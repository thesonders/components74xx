==> flow/design.v <==
module HC4040(
	input wire p10,p11,
	output wire p9,p7,p6,p5,p3,p2,p4,p13,p12,p14,p15,p1
);
reg [11:0] d=0;
assign {p1,p15,p14,p12,p13,p4,p2,p3,p5,p6,p7,p9}= d;
always @(negedge p10 or posedge p11) begin
	if (p11) d<=12'h000;
	else d<=d+12'h001;
end
endmodule
# From RTL to reports: HC4040
# Tool output for the design above, in the order of the flow.
# Line numbers count from 1 in the design file above.
# Operators: Yosys type, input widths -> output width; for muxes data width and select width s.
# Cell names lack the library's common part.
setup:
  top: "HC4040"
  clock_port: "p10"
  cell_library: "sky130hd"
  lib_corner: "tt_025C_1v80"

# Elaborated design
# Counts by Yosys on the flattened word-level netlist (proc, flatten, opt, wreduce; memories kept). Register bits leave out memories and registers merged into their read ports (data or address); mux counts leave out enables and synchronous resets folded into registers. Print and check cells are left out. Cells with the same type and inputs are merged into one.
word_totals:
  ff_bits: 12
  rom_bits: 0
  clocked_rd_ports_x_width: 0
  in_bits: 2
  mem_count: 0
  mem_bits_rw: 0
  latchBits: 0
  word_cells: 2
op_classes:
  shift: 0
  div: 0
  n_reduce_logical: 0
  eq_ne: 0
  mux: 0
  n_mul: 0
  addsub: 1
  cmp: 0
  n_logic: 0
op_table:
  columns: ["operator", "count"]
  rows:
  - ["$add 12x1->12 const B", 1]

# Depth
# Longest topological path by Yosys (ltp), each cell counted once; first at word level (registers and memories cut), then after technology mapping (sequential cells cut; the memories' decode and read muxes count).
depth:
  depth_word: 1
  ABC_AREA: 1
  ltp_mapped: 6
  mapped_depth_nobuf: 6

# Synthesis result
# Yosys stat after the flow's synthesis: flattened, memories mapped to cells. It holds for the ABC_AREA given above (unset counts as 0); a run with the other value may have another netlist.
synth_totals:
  buf_cells: 0
  mapped_area_um2: 549.3
  flip_flops: 12
  mapped_cells: 58
by_type:
  columns: ["type", "count"]
  rows:
  - ["dfrtn_1", 12]
  - ["nand2_1", 20]
  - ["xor2_1", 4]
  - ["nand3b_1", 3]
  - ["nand3_2", 2]
  - ["inv_1", 5]
  - ["nor2_1", 5]
  - ["xnor2_1", 2]
  - ["ha_1", 1]
  - ["nor2_4", 1]
  - ["nand4_1", 1]
  - ["nor2_2", 1]
  - ["nand3_1", 1]

# Stored flow runs of HC4040 (2 of them; Yosys, OpenROAD, sky130hd). They differ in their settings and are not a sequence. Constraints: input delay and output delay 20% of the set period each, output load 0.01 pF.
runs:
  - name: "entry A"
    settings:
      period_ns: 3.42
      CORE_UTILIZATION: 34
      PLACE_DENSITY: 0.89
      CELL_PAD_IN_SITES_DETAIL_PLACEMENT: 2
      TNS_END_PERCENT: 80
      ABC_AREA: 1
      GPL_TIMING_DRIVEN: 1
      CTS_CLUSTER_SIZE: 63
      CTS_CLUSTER_DIAMETER: 278
      SLEW_MARGIN: 30
      MIN_ROUTING_LAYER: "met2"
      CAP_MARGIN: 20
      CORE_MARGIN: 2
    results:
      tns_ns: 0.000
      timing.setup.ws_ns: 0.026
      total_die_area_um2: 1953.2
      hold_ws_ns: 0.501
      finalUtil_frac: 0.533
      synth_area_um2: 549.3
      layout_stdcell_area_um2: 803.3
  - name: "entry B"
    settings:
      period_ns: 2.63
      CORE_UTILIZATION: 57
      PLACE_DENSITY_LB_ADDON: 0.13
      CORE_MARGIN: 7
      TNS_END_PERCENT: 65
      ABC_AREA: 1
      GPL_TIMING_DRIVEN: 1
      GPL_ROUTABILITY_DRIVEN: 0
      CTS_CLUSTER_SIZE: 33
      CAP_MARGIN: 40
      SLEW_MARGIN: 20
    outcome: "incomplete, floorplanning halted on PDN-0185"
